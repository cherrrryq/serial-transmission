==> flow/design.v <==
module demo_control_module(
	input clk,
	input rst,
	input confirm,
	input key,
	output [23:0]number_sig,
	output [3:0]led,
	output [7:0]data,
	output flag_reg_8s
);
reg  key_confirm , key_key;
reg [19:0] count;
always@(posedge clk)
begin if(!rst)
		count <= 20'd0;
		else
begin if(count == 20'd999999)
     begin
       count <= 20'b0;
		 key_confirm <= confirm ;
		 key_key <= key;
     end
	    else  count <= count +20'b1;
		 end  end 
reg  led_guide;  initial led_guide = 1;
reg [4:0]count_confirm; initial count_confirm = 0;
reg flag_confirm; initial flag_confirm = 1;
always@(posedge clk)
if(!rst) begin count_confirm <= 0;  led_guide<= 1; end
else begin case(key_confirm)
			  1'b0: begin if(flag_confirm)  begin
					 count_confirm <= count_confirm +1'b1; flag_confirm<=0; led_guide <= led_guide +1'b1; end
							  else count_confirm <= count_confirm ; end
			  1'b1: begin flag_confirm <= 1; end
            endcase  end
reg [7:0]count_key; initial count_key = 0;
reg flag_key; initial flag_key = 1;
always@(posedge clk)
if(!rst) begin count_key[7:0] <= 0; end
else begin case(key_key)
			  1'b0: begin if(flag_key) begin
					 count_key[count_confirm] <= 1'b1; flag_key <= 0; end
									else count_key<= count_key ; end
				1'b1:begin flag_key <= 1; end
				endcase end
reg flag_led1, flag_led2, flag_final;
always@(posedge clk) 
if(!rst) begin  flag_led1 <= 0; flag_led2 <= 0; flag_final <= 0; end
else  case(count_confirm)
		5'd4:     begin flag_led1 <= 1; flag_led2 <= 0; flag_final <= 0; end
		5'd8:     begin flag_led1 <= 0; flag_led2 <= 1; flag_final <= 1; end
		default : begin flag_led1 <= 0; flag_led2 <= 0; flag_final <= 0; end
      endcase 
assign led={(flag_led1|led_reg1),(flag_led2^led_reg2)};    
reg [3:0]number1;
reg flag_record1; initial flag_record1 = 1;
always@(posedge clk)
	if(!rst) 
	begin number1 <= 0;   flag_record1 <= 1; end
	else if(flag_led1&flag_record1) 
	     begin number1 <= count_key[3:0]; flag_record1 <= 0; end
reg [3:0]number2;
reg flag_record2; initial flag_record2 = 1;
always@(posedge clk)
	if(!rst)
	begin number2 <= 0;   flag_record2 <= 1; end
	else if(flag_led2&flag_record2)
		  begin number2 <= count_key[7:4]; flag_record2 <= 0; end
reg [3:0]number_large;
reg flag_1,flag_2,flag_m;
always@(posedge clk)
	if((!rst)|(!flag_final)) begin number_large <= 0; flag_1 <=0; flag_2<=0; flag_m <=0; end
	else if(number1 > number2) begin number_large <= number1; flag_1 <=1; flag_m <=0; flag_2 <=0;end
			else if( number1 == number2) begin number_large <= number1 ; flag_m <= 1;flag_1 <=0; flag_2 <=0; end
					else begin number_large <= number2; flag_2 <= 1; flag_m <=0; flag_1 <=0;end
reg [23:0] lins;
always@(posedge clk)
begin
lins[3:0] <= number_large;
lins[19:16] <= number2;
lins[23:20] <= number1;
lins[11:8] <=number_large;
lins[15:12] <= 4'd10;
lins[7:4] <=4'd10;
end
reg flag; initial flag = 0;
always@(posedge clk) begin
if(!rst)
begin flag = 0; end
else if(count_confirm > 5'd7) begin flag = 1; end
end
reg flag_8s; initial flag_8s = 0;
reg [28:0] counter;
reg [25:0]count05;    
always@(posedge clk) begin
if(!flag) begin counter <= 0; flag_8s <= 0; count05 <= 0; end
else begin  count05 <= count05 + 1'b1; 
				if(counter == 29'd399999991) begin
				flag_8s <= 1;
				counter <=0;
				end
				else counter <= counter +1'b1; end
		end
reg led_reg1, led_reg2;
always@(posedge clk)  begin
if(!rst) begin led_reg1 <= 0; led_reg2 <= 0; end
else begin if(count05< 26'd34500000) begin  
		case({flag_1,flag_2,flag_m})
		3'd100: begin led_reg1 <= 1; led_reg2 <= 0; end
		3'd010: begin led_reg1 <= 0; led_reg2 <= 1; end
		3'd001: begin led_reg1 <= 1; led_reg2 <= 1; end
		default: ;
		endcase  end
		else begin led_reg1 <= 0; led_reg2 <= 0;  end end end
assign flag_reg_8s = flag_8s;
assign number_sig[23:0] = lins[23:0] ;
assign data = {4'd0,lins[11:8]};
endmodule 
module smg_control_module
(
    input CLK,
	 input RSTn,
	 input [23:0]Number_Sig,
	 output [3:0]Number_Data
);
	 parameter T1MS = 16'd49999;             
	  reg [15:0]C1;
	 always @ ( posedge CLK or negedge RSTn )
	     if( !RSTn )
		      C1 <= 16'd0;
		  else if( C1 == T1MS )
		      C1 <= 16'd0;
		  else
		      C1 <= C1 + 1'b1;
	 reg [3:0]i;
	 reg [3:0]rNumber;
	 always @ ( posedge CLK or negedge RSTn )
	     if( !RSTn )
		      begin
		          i <= 4'd0;
			    	 rNumber <= 4'd0;
				end
		  else  begin 
		      case( i )
				    0:
					 if( C1 == T1MS ) i <= i + 1'b1;
					 else rNumber <= Number_Sig[23:20];           
					 1:
					 if( C1 == T1MS ) i <= i + 1'b1;
					 else rNumber <= Number_Sig[19:16];           
					 2:
					 if( C1 == T1MS ) i <= i + 1'b1;
					 else rNumber <= Number_Sig[15:12];           
					 3:
					 if( C1 == T1MS ) i <= i + 1'b1;
					 else rNumber <= Number_Sig[11:8];            
					 4:
					 if( C1 == T1MS ) i <= i + 1'b1;
					 else rNumber <= Number_Sig[7:4];             
					 5:
					 if( C1 == T1MS ) i <= 4'd0;
					 else rNumber <= Number_Sig[3:0];             
				endcase
				 end
	 assign Number_Data = rNumber;
endmodule
module smg_encode_module
(
	 input CLK,
	 input RSTn,
	 input [3:0]Number_Data,
	 output [7:0]SMG_Data
);
	 parameter _0 = 8'b1100_0000, _1 = 8'b1111_1001, _2 = 8'b1010_0100, 
	           _3 = 8'b1011_0000, _4 = 8'b1001_1001, _5 = 8'b1001_0010, 
				  _6 = 8'b1000_0010, _7 = 8'b1111_1000, _8 = 8'b1000_0000,
				  _9 = 8'b1001_0000,_X = 8'b1011_1111;
	 reg [7:0]rSMG;
	 always @ ( posedge CLK or negedge RSTn )
	     if( !RSTn )
		      begin
				    rSMG <= 8'b1111_1111;
				end
        else 
		       case( Number_Data )
					  4'd0 : rSMG <= _0;
					  4'd1 : rSMG <= _1;
					  4'd2 : rSMG <= _2;
					  4'd3 : rSMG <= _3;
					  4'd4 : rSMG <= _4;
					  4'd5 : rSMG <= _5;
					  4'd6 : rSMG <= _6;
					  4'd7 : rSMG <= _7;
					  4'd8 : rSMG <= _8;
					  4'd9 : rSMG <= _9;
					  4'd10 : rSMG <= _X;
				 endcase
	 assign SMG_Data = rSMG;
endmodule
module smg_interface
(
    input CLK,
	 input RSTn,
	 input [23:0]Number_Sig,
	 output [7:0]SMG_Data,
	 output [5:0]Scan_Sig
);
	 wire [3:0]Number_Data;
	 smg_control_module U1
	 (
	    .CLK( CLK ),
		 .RSTn( RSTn ),
		 .Number_Sig( Number_Sig ),     
		 .Number_Data( Number_Data )   
	 );
    smg_encode_module U2
	 (
	     .CLK( CLK ),
		  .RSTn( RSTn ),
		  .Number_Data( Number_Data ),    
		  .SMG_Data( SMG_Data )           
	 );
	 smg_scan_module U3
	 (
	     .CLK( CLK ),
		  .RSTn( RSTn ),
		  .Scan_Sig( Scan_Sig )   
	 );
endmodule
module smg_interface_demo
(
    input CLK,                       
	 input RSTn,                      
	 input R1,
	 input key,
	 output [7:0]SMG_Data,            
	 output [5:0]Scan_Sig,             
	 output [3:0] led,
	 output rx
);
wire flag_8s;
    wire [23:0]Number_Sig;
	 wire [7:0] data;
    demo_control_module U1
	 (
	     .clk( CLK ),
		  .rst( RSTn^flag_8s ),      
		  .confirm(R1),
		  .key(key),
		  .number_sig( Number_Sig ),  
		  .led(led),
		  .data(data),
		  .flag_reg_8s(flag_8s)
	 );
	 smg_interface U2
	 (
	     .CLK( CLK ),
		  .RSTn( RSTn^flag_8s),    
		  .Number_Sig( Number_Sig ),  
		  .SMG_Data( SMG_Data ),      
		  .Scan_Sig( Scan_Sig )      
	 );
	  uart u_uart(
	  .mclk(CLK),
	  .rst_n(RSTn),
	  .baud_set(4'd1),
	  .data_byte(data),
	  .send_en(1'd1),
	  .rs232_tx(rx),
	  .tx_done()
	  );
endmodule
module smg_scan_module
(
    input CLK, 
	 input RSTn, 
	 output [5:0]Scan_Sig
);
	 parameter T1MS = 16'd49999;
	 reg [15:0]C1;
	 always @ ( posedge CLK or negedge RSTn )
	     if( !RSTn )
		      C1 <= 16'd0;
		  else if( C1 == T1MS )
		      C1 <= 16'd0;
		  else
		      C1 <= C1 + 1'b1;
	 reg [3:0]i;
	 reg [5:0]rScan;
	 always @ ( posedge CLK or negedge RSTn )
	     if( !RSTn )
		      begin
		          i <= 4'd0;
		          rScan <= 6'b100_000;
			   end
		  else 
		      case( i )
					 0:
		          if( C1 == T1MS ) i <= i + 1'b1;
					 else rScan <= 6'b011_111;                       
					 1:
					 if( C1 == T1MS ) i <= i + 1'b1;
					 else rScan <= 6'b101_111;                       
					 2:
					 if( C1 == T1MS ) i <= i + 1'b1;
					 else rScan <= 6'b110_111;                       
					 3:
					 if( C1 == T1MS ) i <= i + 1'b1;
					 else rScan <= 6'b111_011;                       
					 4:
					 if( C1 == T1MS ) i <= i + 1'b1;
					 else rScan <= 6'b111_101;                       
					 5:
					 if( C1 == T1MS ) i <= 4'd0;
					 else rScan <= 6'b111_110;                       
				endcase
	 assign Scan_Sig = rScan;
endmodule
`timescale 1ns / 1ps
module uart(
            input          mclk,    
            input          rst_n,           
            input  [ 3:0]  baud_set,      
            input  [7:0]  data_byte,    
            input          send_en,      
            output  reg   rs232_tx,     
            output  reg   tx_done       
    );
reg           uart_state;
reg   [15:0]  bps_DR;    
reg           bps_clk;    
reg    [15:0] div_cnt;    
reg    [ 3:0] bps_cnt;    
reg    [7:0] r_data_byte;   
parameter START_BIT = 0,
            STOP_BIT = 1;
 always @(posedge mclk or negedge rst_n)
 begin
     if(!rst_n)
          bps_DR <= 16'b0;    
      else 
      begin
      case(baud_set)
        0: bps_DR <= 31; 
        1: bps_DR <= 2603; 
        2: bps_DR <= 1302; 
        3: bps_DR <= 867; 
        default: bps_DR <= 5207; 
        endcase
        end
 end
 always @(posedge mclk, negedge rst_n)
 begin
    if(!rst_n)
    begin
        bps_clk <= 1'b0;
        div_cnt <= 1'b0;
    end
    else if(uart_state)
    begin
        if(div_cnt == bps_DR) 
        begin
            bps_clk <= 1;
            div_cnt <= 0;
        end
        else
        begin
            bps_clk <= 0;
            div_cnt <= div_cnt + 1;
        end
    end
 end               
	 always @(posedge mclk or negedge rst_n) 
 begin
    if(!rst_n)
        bps_cnt <= 0;
    else if(tx_done)
        bps_cnt <= 0;
    else 
    begin
        if (bps_cnt == 11)
            bps_cnt <= 0;
        else if(bps_clk)
            bps_cnt <= bps_cnt + 1;
        else 
            bps_cnt <= bps_cnt;
    end
 end
always @(posedge mclk or negedge rst_n)
      begin
         if(!rst_n)
             r_data_byte <= 8'b0;
         else if(send_en == 1)           
             r_data_byte <= data_byte;       
      end
 always @(posedge mclk or negedge rst_n)
      begin
         if(!rst_n)
             rs232_tx <= 0;
         else 
         begin
             case(bps_cnt)
             0:rs232_tx <= 1; 
             1:rs232_tx <= START_BIT;
             2:rs232_tx <= r_data_byte[0];
             3:rs232_tx <= r_data_byte[1];
             4:rs232_tx <= r_data_byte[2];
             5:rs232_tx <= r_data_byte[3];
             6:rs232_tx <= r_data_byte[4];
             7:rs232_tx <= r_data_byte[5];
             8:rs232_tx <= r_data_byte[6];
             9:rs232_tx <= r_data_byte[7];    
              10:rs232_tx <= STOP_BIT;
             default:rs232_tx <= 1;
             endcase
         end
      end   
  always @(posedge mclk or negedge rst_n)
  begin
          if(!rst_n)
                  tx_done <= 0;
           else if(bps_cnt == 14)
                  tx_done <= 1;
                else
                  tx_done <= 0;
  end    
  always @(posedge mclk or negedge rst_n)
      begin
         if(!rst_n)
             uart_state <= 0;
         else if(send_en)
             uart_state <= 1;
         else if(tx_done)
             uart_state <= 0;
         else 
             uart_state <= uart_state;
     end
endmodule
# Reports on smg_interface_demo
# What the tools print for smg_interface_demo, step after step.
# Lines are those of the file above, counted from 1.
# Library cell names are shortened.
# Not given: n/a
[design] design="smg_interface_demo" clock_port="CLK" cell_library="sky130hd" lib_corner="tt_025C_1v80"

# Word level
# Counts by Yosys on the flattened word-level netlist (proc, flatten, opt, wreduce; memories kept). Register bits leave out memories and registers merged into their read ports (data or address). Print and check cells are left out.
[word_totals] output_inout_bits=19 elab_cells=196 register_bits=218 input_bits=4
[op_classes] compare=3 n_logic=13 eq_ne=59 add_sub_neg=11 reduce_logical=28 n_mux=42 shift=1
[op_table] cell="8-bit parallel mux with 11-bit select" n=1
[op_table] cell="4-bit 2-to-1 mux" n=14
[op_table] cell="16-bit by 1-bit adder with 16-bit output (second input constant)" n=3
[op_table] cell="4-bit by 3-bit == test with 1-bit output (second input constant)" n=12
[op_table] cell="16-bit 2-to-1 mux" n=3
[op_table] cell="6-bit parallel mux with 6-bit select" n=1
[op_table] cell="6-bit 2-to-1 mux" n=6
[op_table] cell="16-bit == test (second input constant)" n=2
[op_table] cell="4-bit by 2-bit == test with 1-bit output (second input constant)" n=8
[op_table] cell="29-bit by 1-bit adder with 29-bit output (second input constant)" n=1
[op_table] cell="29-bit == test (second input constant)" n=1
[op_table] cell="2-bit != test (second input constant)" n=14
[op_table] cell="4-bit == test (second input constant)" n=7
[op_table] cell="26-bit by 1-bit adder with 26-bit output (second input constant)" n=1
[op_table] cell="26-bit < comparator (second input constant)" n=1
[op_table] cell="20-bit by 1-bit adder with 20-bit output (second input constant)" n=1
[op_table] cell="20-bit == test (second input constant)" n=1
[op_table] cell="4-bit parallel mux with 5-bit select" n=1
[op_table] cell="16-bit by 12-bit == test with 1-bit output" n=1
[op_table] cell="4-bit by 1-bit == test with 1-bit output (second input constant)" n=4
[op_table] cell="4-bit parallel mux with 2-bit select" n=2
[op_table] cell="8-bit 2-to-1 mux" n=2
[op_table] cell="5-bit OR reduction" n=3
[op_table] cell="7-bit AND reduction" n=2
[op_table] cell="2-bit OR reduction" n=6
[op_table] cell="4-bit by 1-bit adder with 4-bit output (second input constant)" n=3
[op_table] cell="4-bit logical NOT" n=3
[op_table] cell="6-bit nonzero test" n=2
# Other operator kinds: 28; their cells: 51.

# Longest topological paths
# Depth = most cells in a row (Yosys ltp): at word level without a register or memory, in the mapped netlist without a sequential cell, where the memories' decode and read muxes count.
[depth] word_depth=7 ABC_AREA=0 ltp_mapped=7 depth_no_buf=7

# After synthesis
# The flow's flattened synthesis, as Yosys stat reports it; memories are mapped. The netlist is that of the ABC_AREA named above (0 if unset); the other value can give another one.
[by_type] cell="dfxtp_1" n=123 area_total_um2=2.46E+03
[by_type] cell="dfrtp_1" n=77 area_total_um2=1.93E+03
[by_type] cell="xor2_1" n=63 area_total_um2=551.779
[by_type] cell="nor2_1" n=135 area_total_um2=506.736
[by_type] cell="xnor2_1" n=49 area_total_um2=429.162
[by_type] cell="nand3_1" n=73 area_total_um2=365.35
[by_type] cell="nand2_1" n=80 area_total_um2=300.288
[by_type] cell="dfstp_2" n=8 area_total_um2=210.202
[by_type] cell="ha_1" n=16 area_total_um2=200.192
[by_type] cell="a21oi_1" n=34 area_total_um2=170.163
[by_type] cell="nand4_1" n=27 area_total_um2=168.912
[by_type] cell="and3_1" n=20 area_total_um2=125.12
[by_type] cell="edfxtp_1" n=4 area_total_um2=120.115
[by_type] cell="and4_1" n=13 area_total_um2=113.859
[by_type] cell="nor3_1" n=22 area_total_um2=110.106
[by_type] cell="o21ai_0" n=22 area_total_um2=110.106
[by_type] cell="clkbuf_1" n=26 area_total_um2=97.594
[by_type] cell="inv_1" n=25 area_total_um2=93.84
# Other cell types: 48; their cells: 161.
[synth_totals] cell_count=978 buffers=36 yosys_area_um2=9312.7 ffs=212 seq_area_um2=4719.5
# By module: a second synthesis without flattening, with its own total; a netlist apart from the flattened one above.
[unflattened] hier_cells=1070 area_unflattened_um2=10362.4
# Each row is one instance without its submodules.
[by_module] module="demo_control_module" n_inst=1 area_um2=5383.9 seq_area_um2=2582.5 n_cells=592
[by_module] module="uart" n_inst=1 area_um2=1944.4 seq_area_um2=1051.0 n_cells=183
[by_module] module="smg_control_module" n_inst=1 area_um2=1333.8 seq_area_um2=600.6 n_cells=132
[by_module] module="smg_scan_module" n_inst=1 area_um2=1229.9 seq_area_um2=651.9 n_cells=112
[by_module] module="smg_encode_module" n_inst=1 area_um2=454.2 seq_area_um2=183.9 n_cells=48
[by_module] module="smg_interface_demo" n_inst=1 area_um2=16.3 seq_area_um2=0.0 n_cells=3
[by_module] module="smg_interface" n_inst=1 area_um2=0.0 seq_area_um2=0.0 n_cells=0

# Timing after synthesis
# Source: OpenSTA report_checks on the synthesized netlist (no wires, ideal clock, input and output delay 20% of the period each), path of least setup slack; recovery checks are left aside. Register names are those of the netlist, which keeps one name where synthesis merged equal registers.
[synth_timing] kind="in2reg" from="in RSTn" to="reg U1.flag_1" path_delay_ps=2902 setup_ps=87 driving_pins=5 t_first_pin_ps=1174 n_path_buf=1 arrival_time_ps=3989 in_delay_ps=1174 path_slack_ps=1794 required_time_ps=5783 tclk_ps=5870 period_less_setup_slack_ps=4076
# "path_delay_ps" = arrival - input delay + setup time.
# "driving_pins" counts driving pins, that of a launching flip-flop among them; a cell with two outputs on the path counts twice.
# "period_less_setup_slack_ps" = period - worst setup slack (recovery checks aside). The figure is calculated, with input and output delays left at 20% of the set period.
# The rows between start and end are the longest chain of elaborated cells between them; the timing report does not say that the signal goes this way. Where chains are equally long, one stands for them.
# A line is the first line of the expression or statement that the cell stems from. Yosys adds cells for indexed reads and writes and turns some case tables into memories.
# A register here has more assigning lines than the two given.
[synth_between] path_cell_list="xnor2_1 > inv_1 > clkbuf_1 > nand2_1 > nor3_1" elab_chain_len=3 cone_cells=3 classes_between="logic: 2; reduce/logical: 1"
[synth_rtl] item="start: declaration" line=233 text="input RSTn,"
[synth_rtl] item="1-bit bitwise XOR" line=247 text=".rst( RSTn^flag_8s ),"
[synth_rtl] item="1-bit logical NOT" line=72 text="if((!rst)|(!flag_final)) begin number_large <= 0; flag_1 <=0; flag_2<=0; flag_m <=0; end"
[synth_rtl] item="1-bit OR" line=72
[synth_rtl] item="end: assignment" line=72
[synth_rtl] item="end: assignment" line=73 text="else if(number1 > number2) begin number_large <= number1; flag_1 <=1; flag_m <=0; flag_2 <=0;end"
[synth_rtl] item="end: declaration" line=70 text="reg flag_1,flag_2,flag_m;"
# Nets of the timed path that keep an RTL name, with a line that drives or declares them; the list need not be complete.
[synth_named_nets] signal="U1.rst" line=247

# Worst path after layout
# Path of least setup slack in the final report of flow run A (OpenROAD, finished layout, wires in). Where an end is a register, its clock arrival counts in the times.
# The path's times are printed in steps of 10 ps; the period is the one set.
[layout_timing] kind="reg2out" from="reg U1.flag_led2" to="out led[0]" out_delay_ps=1090 required_time_ps=4380 tclk_ps=5470 driving_pins=3 n_path_buf=1 arrival_time_ps=1940 path_slack_ps=2440 t_first_pin_ps=570
# The rows between start and end are the longest chain of elaborated cells between them; the timing report does not say that the signal goes this way. Where chains are equally long, one stands for them.
# A register here has more assigning lines than the two given.
[layout_between] path_cell_list="dfxtp_1 > xor2_1 > clkdlybuf4s50_1" elab_chain_len=1 cone_cells=1 lines_between=1 classes_between="logic: 1"
[layout_rtl] item="start: declaration" line=46 text="reg flag_led1, flag_led2, flag_final;"
[layout_rtl] item="start: assignment" line=48 text="if(!rst) begin  flag_led1 <= 0; flag_led2 <= 0; flag_final <= 0; end"
[layout_rtl] item="start: assignment" line=50 text="5'd4: begin flag_led1 <= 1; flag_led2 <= 0; flag_final <= 0; end"
[layout_rtl] item="1-bit bitwise XOR" line=54 text="assign led={(flag_led1|led_reg1),(flag_led2^led_reg2)};"
[layout_rtl] item="end: declaration" line=238 text="output [3:0] led,"

Appendix: measured runs

Stored flow runs of smg_interface_demo (2 of them; Yosys, OpenROAD, sky130hd). They differ in their settings and are not a sequence. Constraints: input delay and output delay 20% of the set period each, output load 0.01 pF.
"period_less_ws_ps" = clock period - worst setup slack. The figure is calculated, with input and output delays left at 20% of the set period.
"worst_path_time_ps" = time allowed to the worst setup path (clock period - input delay - output delay, where it has them) - its slack; a late launch clock adds to it, a late capture clock takes from it.
By "final_power_mw" is meant OpenSTA's value without simulated activity: inputs other than the clock are taken to toggle once in ten clock periods, and the tool carries that through the logic.
"worst_path_time_ps" is given in steps of 10 ps.

[flow] flow run A: files
==> flow/run.sh <==
#!/bin/bash
# the make line also repeats the synthesis and layout settings of config.mk as NAME=value (left out here)
make -C /OpenROAD-flow-scripts/flow DESIGN_CONFIG=/design/flow/config.mk WORK_HOME=/design/flow/orfs CLKGATE_MAP_FILE= finish
==> flow/config.mk <==
export PLATFORM = sky130hd
export DESIGN_NAME = smg_interface_demo
export DESIGN_NICKNAME = smg_interface_demo
export VERILOG_FILES = /design/flow/design.v
export SDC_FILE = /design/flow/constraint.sdc
export NUM_CORES = 4
export LEC_CHECK = 0
export ABC_AREA = 0
export CAP_MARGIN = 10
export CORE_ASPECT_RATIO = 0.55
export CORE_MARGIN = 2
export CORE_UTILIZATION = 17
export CTS_CLUSTER_DIAMETER = 31
export CTS_CLUSTER_SIZE = 36
export GPL_ROUTABILITY_DRIVEN = 1
export MAX_ROUTING_LAYER = met5
export PLACE_DENSITY_LB_ADDON = 0.03
export SETUP_SLACK_MARGIN = 0.42
export SLEW_MARGIN = 20
export TNS_END_PERCENT = 30
==> flow/constraint.sdc <==
create_clock -name core_clock -period 5.47 [get_ports {CLK}]
set_input_delay 1.0940 -clock core_clock [delete_from_list [all_inputs] [get_ports {CLK}]]
set_output_delay 1.0940 -clock core_clock [all_outputs]
set_load 0.01 [all_outputs]

[flow] flow run A: metrics
[metrics] synthArea_um2 = 9312.7
[metrics] die_footprint_um2 = 56753.7
[metrics] finalCellArea_um2 = 12480.7
[metrics] utilization_pct = 23.1
[metrics] setup_ws_ps = 2437
[metrics] final_setup_tns_ps = 0
[metrics] final_hold_ws_ps = 324
[metrics] final_power_mw = 5.597
[metrics] period_less_ws_ps = 3033
[metrics] worst_path_time_ps = 1940
[metrics] worst_path_kind = reg2out

[flow] flow run B: files
==> flow/run.sh <==
#!/bin/bash
# the make line also repeats the synthesis and layout settings of config.mk as NAME=value (left out here)
make -C /OpenROAD-flow-scripts/flow DESIGN_CONFIG=/design/flow/config.mk WORK_HOME=/design/flow/orfs CLKGATE_MAP_FILE= finish
==> flow/config.mk <==
export PLATFORM = sky130hd
export DESIGN_NAME = smg_interface_demo
export DESIGN_NICKNAME = smg_interface_demo
export VERILOG_FILES = /design/flow/design.v
export SDC_FILE = /design/flow/constraint.sdc
export NUM_CORES = 4
export LEC_CHECK = 0
export CAP_MARGIN = 20
export CORE_MARGIN = 2
export CORE_UTILIZATION = 40
export SLEW_MARGIN = 20
==> flow/constraint.sdc <==
create_clock -name core_clock -period 4.33 [get_ports {CLK}]
set_input_delay 0.8660 -clock core_clock [delete_from_list [all_inputs] [get_ports {CLK}]]
set_output_delay 0.8660 -clock core_clock [all_outputs]
set_load 0.01 [all_outputs]

[flow] flow run B: metrics
[metrics] synthArea_um2 = 9312.7
[metrics] die_footprint_um2 = 24518.9
[metrics] finalCellArea_um2 = 10597.7
[metrics] utilization_pct = 46.5
[metrics] setup_ws_ps = 1705
[metrics] final_setup_tns_ps = 0
[metrics] final_hold_ws_ps = 326
[metrics] final_power_mw = 4.320
[metrics] period_less_ws_ps = 2625
[metrics] worst_path_time_ps = 1760
[metrics] worst_path_kind = reg2out
